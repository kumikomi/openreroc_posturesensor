==> flow/design.v <==
`timescale 1ns / 1ps
`timescale 1ns / 1ps
module SPI_IF( 
	input clk,
	input rst,
	input [6:0] mpu_address,		 
	input [7:0] mpu_wr_data,		 
	input mpu_rd_wr_sel,				 
	input start,						 
	output busy,					 
	output SPI_SS_g,						 
	output SPI_CK_g,						 
	output SPI_DO_g,						 
	input SPI_DI_g,						 
	output [7:0] mpu_rd_data				 
    );
	 reg [7:0] mpu_rd_data_buff; 		 
	 reg [7:0] SPIstate;
	 reg [11:0] counter;		 
	 reg MPUclk;				 
	 reg  do_reg;				 
	 reg  ss_reg;				 
	 reg  ck_reg;				 
	 reg busy_bf;				 
	 reg [4:0] i;				 
	 reg [4:0] j;				 
parameter SPI_HALF_CLK = 50;  
parameter SPI_CLK = SPI_HALF_CLK*2;
wire halfCLKpassed = (counter == SPI_HALF_CLK-1);
always@(posedge clk)
begin
	if(rst)
	begin
		counter <= 0;
		MPUclk <= 0;
	end
	else
	begin
		if(start==1) begin
			counter <= 0;		
			MPUclk <= 1;			
		end
		else if(halfCLKpassed)begin			
			counter <= 0;		
			MPUclk <= ~MPUclk;
			end
		else begin
			counter <= counter + 1;
		end
	end
end
always @(posedge clk)
	begin
		if(rst)
		begin
			SPIstate = 0;
		end
		else
		begin		
			case(SPIstate)
				0:if(start == 1) SPIstate = 1;	 
				1:SPIstate = 3;	 
				3:begin
					if(i==0 && mpu_rd_wr_sel == 1)SPIstate = 4;				 
					if(i==0 && mpu_rd_wr_sel == 0)SPIstate = 5;				 
				end
				4:if(j==0)SPIstate = 6;				 
				5:if(j==0)SPIstate = 6;
				6:if(halfCLKpassed)SPIstate = 7;				 
				7:SPIstate = 0;			 
			endcase
		end
	end
always @ (posedge clk)
begin 
	if(rst)
		begin
			do_reg = 0;
			ck_reg = 1;
			ss_reg = 1;
			busy_bf = 0;
			mpu_rd_data_buff = 0;
			i = 16;
			j = 17;
		end
	else
		case(SPIstate)
			0:begin					 
				do_reg = 0;
				ss_reg = 1; 
				busy_bf = 0;
			   i = 16;
				j = 17;
			  end
			1:begin					 
					busy_bf = 1;
					ss_reg = 0;
					end
			3:begin					 
				if(halfCLKpassed)
				begin
					case (i)
						16:do_reg = mpu_rd_wr_sel;
						14:do_reg = mpu_address[6];
						12:do_reg = mpu_address[5];
						10:do_reg = mpu_address[4];
						8: do_reg = mpu_address[3];
						6: do_reg = mpu_address[2];
						4: do_reg = mpu_address[1];
						2: do_reg = mpu_address[0];
						0: do_reg = 0;
					endcase
					if(i!=0) i=i-1;
				end
			  end
			4:begin				 
				if(halfCLKpassed)
				begin
					case (j)
						16:mpu_rd_data_buff[7] = SPI_DI_g;
						14:mpu_rd_data_buff[6] = SPI_DI_g;
						12:mpu_rd_data_buff[5] = SPI_DI_g;
						10:mpu_rd_data_buff[4] = SPI_DI_g;
						8:mpu_rd_data_buff[3] = SPI_DI_g;
						6:mpu_rd_data_buff[2] = SPI_DI_g;
						4:mpu_rd_data_buff[1] = SPI_DI_g;
						2:mpu_rd_data_buff[0] = SPI_DI_g;						
					endcase
					if(j!=0) j=j-1;
				end
			end	
			5:begin				 
				if(halfCLKpassed)
				begin
					case (j)
						16:do_reg = mpu_wr_data[7]; 
						14:do_reg = mpu_wr_data[6]; 
						12:do_reg = mpu_wr_data[5]; 
						10:do_reg = mpu_wr_data[4]; 
						8:do_reg = mpu_wr_data[3]; 
						6:do_reg = mpu_wr_data[2]; 
						4:do_reg = mpu_wr_data[1]; 
						2:do_reg = mpu_wr_data[0]; 
						0:do_reg = 0;
					endcase
					if(j!=0) j=j-1;
				end
			end
			6:begin				 
				ck_reg =1;
				do_reg =0;
				ss_reg = 1;
			  end
			7:begin		 
			end
		endcase
end
assign SPI_DO_g = do_reg;
assign SPI_CK_g = MPUclk | ss_reg;
assign SPI_SS_g = ss_reg;
assign busy = busy_bf | start;
assign mpu_rd_data = mpu_rd_data_buff;
endmodule
### Step by step through the tools: SPI_IF

What the tools print for SPI_IF, step after step.
Line numbers count from 1 in the design file above.
Not given: n/a

| inputs | value |
|---|---|
| top module | SPI_IF |
| clock | clk |
| library | sky130hd |
| timing corner | tt_025C_1v80 |

### After elaboration

Counts by Yosys on the flattened word-level netlist (proc, flatten, opt, wreduce; memories kept). Register bits leave out memories and registers merged into their read ports (data or address). Print and check cells are left out. Cells with the same type and inputs are merged into one.

| bit counts | value |
|---|---|
| register bits after elaboration | 42 |
| input bits | 20 |
| cells after elaboration | 107 |

| cells by class | value |
|---|---|
| add/subtract/negate cells | 3 |
| equality and inequality tests | 34 |
| mux-type cells | 21 |
| bitwise operators | 4 |
| reductions and logical operators | 29 |

Operator list:

| operator | count |
|---|---|
| case mux 8 bit (select 6 bit) | 1 |
| == test 5 x 4 -> 1 bit with constant B | 8 |
| 2-to-1 mux 8 bit | 5 |
| == test 8 x 3 -> 1 bit with constant B | 4 |
| AND reduction 3 bit | 10 |
| != test 10 x 2 -> 1 bit with constant B | 2 |
| == test 5 x 3 -> 1 bit with constant B | 4 |
| case mux 5 bit (select 2 bit) | 2 |
| 2-to-1 mux 5 bit | 4 |
| case mux 1 bit (select 9 bit) | 2 |
| adder 12 x 1 -> 12 bit with constant B | 1 |
| == test 12 x 6 -> 1 bit with constant B | 1 |
| != test 2 bit with constant B | 5 |
| nonzero test 2 bit | 5 |
| subtractor 5 x 1 -> 5 bit with constant B | 2 |
| == test 5 x 2 -> 1 bit with constant B | 2 |
| == test 5 bit with constant B | 2 |
| logical NOT 5 bit | 2 |
| AND reduction 5 bit | 2 |
| nonzero test 5 bit | 2 |
| == test 8 x 1 -> 1 bit with constant B | 1 |
| == test 8 x 2 -> 1 bit with constant B | 1 |
| logical NOT 8 bit | 1 |
| != test 2 x 1 -> 1 bit with constant B | 3 |
| nonzero test 6 bit | 1 |
| OR reduction 2 bit | 2 |
| case mux 1 bit (select 2 bit) | 2 |
| 2-to-1 mux 1 bit | 4 |

Not listed: further kinds 7, cells in them 10.

### Depth

Longest topological path by Yosys (ltp), each cell counted once; first at word level (registers and memories cut), then after technology mapping (sequential cells cut; the memories' decode and read muxes count).

| logic depth | value |
|---|---|
| word-level depth | 5 |
| ABC_AREA | 0 |
| mapped depth | 8 |
| mapped depth without buffers | 7 |

### After synthesis

Source: synth_stat.txt of the flow (Yosys; design flattened, memories mapped). It holds for the ABC_AREA given above (unset counts as 0); a run with the other value may have another netlist.

| synthesis totals | value |
|---|---|
| mapped cells | 242 |
| chip area (Yosys) | 2097.0 µm² |
| mapped flip-flops | 41 |

Cell types:

| cell | count | area in all (µm²) |
|---|---|---|
| sky130_fd_sc_hd__dfxtp_1 | 41 | 820.787 |
| sky130_fd_sc_hd__nor2_1 | 33 | 123.869 |
| sky130_fd_sc_hd__ha_1 | 8 | 100.096 |
| sky130_fd_sc_hd__a21oi_1 | 18 | 90.086 |
| sky130_fd_sc_hd__mux2i_1 | 7 | 70.067 |
| sky130_fd_sc_hd__o21ai_0 | 13 | 65.062 |
| sky130_fd_sc_hd__xnor2_1 | 7 | 61.309 |
| sky130_fd_sc_hd__nand3_1 | 12 | 60.058 |
| sky130_fd_sc_hd__inv_1 | 13 | 48.797 |
| sky130_fd_sc_hd__nand4_1 | 7 | 43.792 |
| sky130_fd_sc_hd__xor2_1 | 5 | 43.792 |
| sky130_fd_sc_hd__nor3_1 | 6 | 30.029 |
| sky130_fd_sc_hd__and3_1 | 4 | 25.024 |
| sky130_fd_sc_hd__nand2b_1 | 4 | 25.024 |
| sky130_fd_sc_hd__or3_1 | 4 | 25.024 |
| sky130_fd_sc_hd__a21o_1 | 3 | 22.522 |
| sky130_fd_sc_hd__mux2_2 | 2 | 22.522 |
| sky130_fd_sc_hd__nand2_1 | 6 | 22.522 |

Other cell types: 32; their cells: 49.

### Path before layout

Source: OpenSTA report_checks on the synthesized netlist (no wires, ideal clock, input and output delay 20% of the period each), path of least setup slack; recovery checks are left aside. Register names are those of the netlist, which keeps one name where synthesis merged equal registers.

| timing path after synthesis | value |
|---|---|
| kind | reg-to-reg |
| start | reg counter[1] |
| end | reg j[4] |
| clock period | 2.72 ns |
| time at the first pin | 0.000 ns |
| arrival | 1.636 ns |
| data required time | 2.593 ns |
| path slack | 0.957 ns |
| delay of the path | 1.763 ns |
| stages | 9 |
| period reached after synthesis | 1.763 ns |

"delay of the path" = arrival - input delay + setup time.
"stages": output pins that drive a net of the path, with the launching flip-flop's if there is one; two outputs of one cell count as two.
"period reached after synthesis" = period - worst setup slack (recovery checks aside). The figure is calculated, with input and output delays left at 20% of the set period.
Between the ends stands the longest chain of elaborated cells between them, by number of cells; it is not shown to be the way that was timed. Of several equally long chains one is given.
A line is the first line of the expression or statement that the cell stems from. Yosys adds cells for indexed reads and writes and turns some case tables into memories.
At most two assigning lines are given for a register; there are more.

| on the way, after synthesis | value |
|---|---|
| cell sequence | sky130_fd_sc_hd__dfxtp_1 > sky130_fd_sc_hd__inv_1 > sky130_fd_sc_hd__ha_1 > sky130_fd_sc_hd__and4b_1 > sky130_fd_sc_hd__and3_1 > sky130_fd_sc_hd__buf_4 > sky130_fd_sc_hd__a22oi_4 > sky130_fd_sc_hd__nor4_1 > sky130_fd_sc_hd__or3b_1 |
| length of the longest elaborated chain | 3 |

Ends and longest elaborated chain, after synthesis:

| element | line | text |
|---|---|---|
| start: declaration | 19 | `reg [11:0] counter;` |
| start: assignment | 34 | `counter <= 0;` |
| start: assignment | 48 | `counter <= counter + 1;` |
| == test 12 x 6 -> 1 bit | 29 | `wire halfCLKpassed = (counter == SPI_HALF_CLK-1);` |
| 2-to-1 mux 5 bit | 133 | `if(halfCLKpassed)` |
| case mux 5 bit (select 2 bit) | 87 | `case(SPIstate)` |
| end: assignment | 129 | `if(j!=0) j=j-1;` |
| end: assignment | 146 | `if(j!=0) j=j-1;` |
| end: declaration | 26 | `reg [4:0] j;` |

### Worst path after layout

Path of least setup slack in the final report of run 1 (OpenROAD, finished layout, wires in). Where an end is a register, its clock arrival counts in the times.

| timing path after layout | value |
|---|---|
| kind | reg-to-reg |
| start | reg counter[1] |
| end | reg j[3] |
| clock period | 1.51 ns |
| time at the first pin | 0.29 ns |
| arrival | 1.99 ns |
| data required time | 1.74 ns |
| path slack | -0.25 ns |
| stages | 9 |

Between the ends stands the longest chain of elaborated cells between them, by number of cells; it is not shown to be the way that was timed. Of several equally long chains one is given.
At most two assigning lines are given for a register; there are more.

| on the way, after layout | value |
|---|---|
| cell sequence | sky130_fd_sc_hd__dfxtp_2 > sky130_fd_sc_hd__inv_2 > sky130_fd_sc_hd__ha_4 > sky130_fd_sc_hd__and4b_2 > sky130_fd_sc_hd__and3_4 > sky130_fd_sc_hd__a22oi_4 > sky130_fd_sc_hd__buf_6 > sky130_fd_sc_hd__or3_4 > sky130_fd_sc_hd__a21oi_2 |
| length of the longest elaborated chain | 3 |

Ends and longest elaborated chain, after layout:

| element | line | text |
|---|---|---|
| start: declaration | 19 | `reg [11:0] counter;` |
| start: assignment | 34 | `counter <= 0;` |
| start: assignment | 48 | `counter <= counter + 1;` |
| == test 12 x 6 -> 1 bit | 29 | `wire halfCLKpassed = (counter == SPI_HALF_CLK-1);` |
| 2-to-1 mux 5 bit | 133 | `if(halfCLKpassed)` |
| case mux 5 bit (select 2 bit) | 87 | `case(SPIstate)` |
| end: assignment | 129 | `if(j!=0) j=j-1;` |
| end: assignment | 146 | `if(j!=0) j=j-1;` |
| end: declaration | 26 | `reg [4:0] j;` |

Measured results for SPI_IF: 2 stored runs of the Yosys and OpenROAD flow on sky130hd. The settings differ; the order carries no meaning. The constraints put input and output delay at 20% of the set period each and load the outputs with 0.01 pF.
By "achieved clock period" is meant the clock period of the run minus its worst setup slack. This is arithmetic on one report: input and output delays are still those of the set period (20% each).
By "critical path time" is meant the share of the clock period that the worst setup path is allowed (20% is reserved at inputs, 20% at outputs), minus its slack. Clock arrival times at its registers enter into it.
By "total power of the final layout" is meant OpenSTA's value without simulated activity: inputs other than the clock are taken to toggle once in ten clock periods, and the tool carries that through the logic.

#### Run 1

| setting | value |
|---|---|
| period_ns | `1.51` |
| CORE_UTILIZATION | `54` |
| SETUP_SLACK_MARGIN | `-0.13` |
| PLACE_DENSITY | `0.65` |
| CORE_MARGIN | `9` |
| ABC_AREA | `0` |
| GPL_ROUTABILITY_DRIVEN | `0` |
| CTS_CLUSTER_DIAMETER | `252` |
| MAX_ROUTING_LAYER | `met5` |
| CAP_MARGIN | `20` |
| SLEW_MARGIN | `20` |

| result | value |
|---|---|
| total power of the final layout | 0.002346 W |
| smallest setup slack | -0.252 ns |
| utilization after routing | 0.874 |
| critical path time | 1.76 ns |
| kind of the worst setup path | reg-to-reg |
| die footprint | 6450.5 µm² |
| achieved clock period | 1.762 ns |
| chip area after synthesis (Yosys) | 2097.0 µm² |
| worst hold slack in the final report | 0.430 ns |
| standard-cell area after routing | 3246.9 µm² |

#### Run 2

| setting | value |
|---|---|
| period_ns | `2.95` |
| CAP_MARGIN | `20` |
| CORE_MARGIN | `2` |
| CORE_UTILIZATION | `40` |
| SLEW_MARGIN | `20` |

| result | value |
|---|---|
| total power of the final layout | 0.001055 W |
| smallest setup slack | 0.551 ns |
| utilization after routing | 0.502 |
| critical path time | 1.22 ns |
| kind of the worst setup path | input-to-output |
| die footprint | 5837.7 µm² |
| achieved clock period | 2.399 ns |
| chip area after synthesis (Yosys) | 2097.0 µm² |
| worst hold slack in the final report | 0.429 ns |
| standard-cell area after routing | 2547.4 µm² |
